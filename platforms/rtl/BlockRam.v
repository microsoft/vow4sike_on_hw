==> flow/design.v <==
(* use_dsp = "yes" *) module multiplier
#(
    parameter WIDTH_IN = 64 
  )
 (
  input  wire                   clk,
  input  wire  [WIDTH_IN-1:0]   a,
  input  wire  [WIDTH_IN-1:0]   b,
  output wire  [2*WIDTH_IN-1:0] p
  );
 assign p = a*b;
endmodule  
module BlockRam
#(
  parameter DATA_WIDTH = 10,
  parameter ADDR_WIDTH = 8
)
(
  input  wire                  clk,
  input  wire [DATA_WIDTH-1:0] din,
  input  wire [ADDR_WIDTH-1:0] addr,
  input  wire                  we,
  output reg  [DATA_WIDTH-1:0] dout
);
  localparam SIZE = 2**ADDR_WIDTH;
  reg [DATA_WIDTH-1:0] mem [0:SIZE-1];
  always @ (posedge clk)
  begin
    if (we)
      mem[addr] <= din;
  end
  always @ (posedge clk)
  begin
    dout <= mem[addr];
  end
endmodule
# == Reports on BlockRam ==
# What the tools print for BlockRam, step after step.
# Lines are those of the file above, counted from 1.
# Operators: Yosys type, input widths -> output width; for muxes data width and select width s.
# Cell names lack the library's common part.
# The mark - stands for no value.
# design
design,BlockRam
clock_port,clk
library,sky130hd
pvt_corner,tt_025C_1v80

# == Word level ==
# Source: Yosys, flattened and elaborated, memories not mapped. Widths are those after wreduce; folded enables and synchronous resets count as part of the registers. Registers that Yosys merges into a memory's read port (data or address) are not register bits. Print and check cells do not count. Equal cells are merged and count once.
# Memory sizes are those after Yosys's memory passes, which may raise the word count (mostly to a power of two), join words into wider ones and drop unused or constant bits.
# word_totals
n_memories,1
wordCells,4
mem_bits_rw,2560
clocked_rd_ports_x_width,10
ff_bits,0
input_bits,20
# memory_table
name,words,word_bits,read_ports,wr,line,text
mem,256,10,1,1,26,reg [DATA_WIDTH-1:0] mem [0:SIZE-1];
# classes
n_mux,3
# op_table
cell,count
$mux 10,1
$mux 8,1
$mux 1,1

# == Longest topological paths ==
# Yosys ltp: most cells in a row. Word level: on the elaborated netlist, between registers, memories and ports. Mapped: between sequential cells and ports; inverters and the memories' decode and read muxes count.
# logic_depth
word_depth,1
ABC_AREA,0
ltp_mapped,9

# == Mapped cells and area ==
# Yosys stat after the flow's synthesis: flattened, memories mapped to cells. It holds for the ABC_AREA given above (unset counts as 0); a run with the other value may have another netlist.
# Totals and module areas in this step are rounded.
# types
cell,count
edfxtp_1,2560
mux4_2,640
a22oi_1,320
nor2_1,232
a21oi_1,160
clkbuf_1,178
o41ai_1,40
buf_2,52
dfxtp_1,10
nor3_1,30
buf_4,16
nand2_1,28
buf_1,24
nand3_1,13
nand4_1,10
buf_6,5
nor2b_1,7
nand2b_1,6
# Other cell types: 5; their cells: 7.
# mapped
cells,4338
ff_cells,2570
yosys_area_um2,97610
n_buf,275

# == Worst setup path after synthesis ==
# Path of least setup slack by OpenSTA after synthesis, without wires, with an ideal clock, recovery checks aside; 20% of the period is set as input and as output delay. Where synthesis merged equal registers, the netlist keeps one of their names.
# synth_path
path_kind,input to register
startpoint,input addr[1]
endpoint,memory mem[107][0]
setup_ns,0.376
delay_ns,2.303
arrival_ns,2.777
driving_pins,9
launch_ns,0.850
clock_period_ns,4.25
slack_ns,1.097
period_less_setup_slack_ns,3.153
# "delay_ns" is the arrival time less input delay plus setup time.
# "driving_pins" counts driving pins, that of a launching flip-flop among them; a cell with two outputs on the path counts twice.
# "period_less_setup_slack_ns" = period - worst setup slack (recovery checks aside). The figure is calculated, with input and output delays left at 20% of the set period.
# The rows between start and end are the longest chain of elaborated cells between them; the timing report does not say that the signal goes this way. Where chains are equally long, one stands for them.
# Each line given opens the expression or statement behind the cell; cells for indexed reads and writes are added by Yosys, which also makes memories of some case tables.
# synth_between
path_cell_list,clkbuf_1 > clkbuf_1 > buf_2 > nand2_1 > clkbuf_1 > nor2_1 > nand2_1 > clkbuf_1 > nor2_1
elab_chain_cells,1
cells_between,1
lines_between,1
classes_between,mux: 1
# synth_lines
element,line,text
from (decl),21,"input  wire [ADDR_WIDTH-1:0] addr,"
$mux 8,29,if (we)
to (decl),26,reg [DATA_WIDTH-1:0] mem [0:SIZE-1];

# == Path in the finished layout ==
# Path of least setup slack in the final report of record 1 (OpenROAD, finished layout, wires in). Where an end is a register, its clock arrival counts in the times.
# layout_path
path_kind,input to register
startpoint,input addr[0]
endpoint,register dout[3]
launch_ns,0.58
setup_ns,0.15
arrival_ns,3.66
clock_period_ns,2.89
driving_pins,10
slack_ns,0.01
# layout_between
path_cell_list,buf_8 > buf_12 > buf_4 > mux4_2 > a22oi_1 > buf_4 > a21oi_1 > o41ai_1 > buf_4 > nand4_1
# layout_lines
element,line,text
from (decl),21,"input  wire [ADDR_WIDTH-1:0] addr,"
to (decl),23,output reg  [DATA_WIDTH-1:0] dout
# Chain of elaborated cells between the ends: none given.

Subject: BlockRam on sky130hd, stored results

Hello all,

Measured results for BlockRam: 2 stored runs of the Yosys and OpenROAD flow on sky130hd. The settings differ; the order carries no meaning. The constraints put input and output delay at 20% of the set period each and load the outputs with 0.01 pF.
"timing.achieved_period_ns": clock period set for the run, less the worst setup slack. It is reckoned from that one timing run; input and output delays stay at 20% of the period that was set.
"worst_path_ns" is the time allowed to the run's worst setup path (the clock period less input and output delay, where it has them) less its slack. Clock arrival times count: a late capture clock shortens it, a late launch clock lengthens it.
"fin_power_uw" rests on the timing tool's default activity at the inputs, not on a simulated workload.
The measured numbers are rounded.

Record 1, flow files:
==> flow/run.sh <==
#!/bin/bash
# the make line also repeats the synthesis and layout settings of config.mk as NAME=value (left out here)
make -C /OpenROAD-flow-scripts/flow DESIGN_CONFIG=/design/flow/config.mk WORK_HOME=/design/flow/orfs CLKGATE_MAP_FILE= finish
==> flow/config.mk <==
export PLATFORM = sky130hd
export DESIGN_NAME = BlockRam
export DESIGN_NICKNAME = BlockRam
export VERILOG_FILES = /design/flow/design.v
export SDC_FILE = /design/flow/constraint.sdc
export NUM_CORES = 4
export LEC_CHECK = 0
export CAP_MARGIN = 20
export CORE_MARGIN = 2
export CORE_UTILIZATION = 40
export SETUP_SLACK_MARGIN = -0.01
export SLEW_MARGIN = 20
==> flow/constraint.sdc <==
create_clock -name core_clock -period 2.89 [get_ports {clk}]
set_input_delay 0.5780 -clock core_clock [delete_from_list [all_inputs] [get_ports {clk}]]
set_output_delay 0.5780 -clock core_clock [all_outputs]
set_load 0.01 [all_outputs]

==> results of record 1, as CSV <==
result,value
holdWs_ns,0.112
final_setup_ws_ns,0.010
fin_power_uw,78710
tns_ns,0.000
fin_util_pct,48.4
timing.achieved_period_ns,2.880
worst_path_ns,2.30
critical_path_kind,"input to register"
final_cell_area_um2,117600
dieArea_um2,248000
ys_area_um2,97610

Record 2, flow files:
==> flow/run.sh <==
#!/bin/bash
# the make line also repeats the synthesis and layout settings of config.mk as NAME=value (left out here)
make -C /OpenROAD-flow-scripts/flow DESIGN_CONFIG=/design/flow/config.mk WORK_HOME=/design/flow/orfs CLKGATE_MAP_FILE= finish
==> flow/config.mk <==
export PLATFORM = sky130hd
export DESIGN_NAME = BlockRam
export DESIGN_NICKNAME = BlockRam
export VERILOG_FILES = /design/flow/design.v
export SDC_FILE = /design/flow/constraint.sdc
export NUM_CORES = 4
export LEC_CHECK = 0
export CAP_MARGIN = 20
export CELL_PAD_IN_SITES_GLOBAL_PLACEMENT = 1
export CORE_ASPECT_RATIO = 1.49
export CORE_MARGIN = 2
export CORE_UTILIZATION = 69
export PLACE_DENSITY_LB_ADDON = 0.12
export SETUP_SLACK_MARGIN = 0.32
export SLEW_MARGIN = 20
export TNS_END_PERCENT = 30
==> flow/constraint.sdc <==
create_clock -name core_clock -period 1.88 [get_ports {clk}]
set_input_delay 0.3760 -clock core_clock [delete_from_list [all_inputs] [get_ports {clk}]]
set_output_delay 0.3760 -clock core_clock [all_outputs]
set_load 0.01 [all_outputs]

==> results of record 2, as CSV <==
result,value
holdWs_ns,0.030
final_setup_ws_ns,-0.715
fin_power_uw,117200
tns_ns,-74.57
fin_util_pct,86.5
timing.achieved_period_ns,2.595
worst_path_ns,2.60
critical_path_kind,"register to register"
final_cell_area_um2,121600
dieArea_um2,144600
ys_area_um2,97610

Thanks
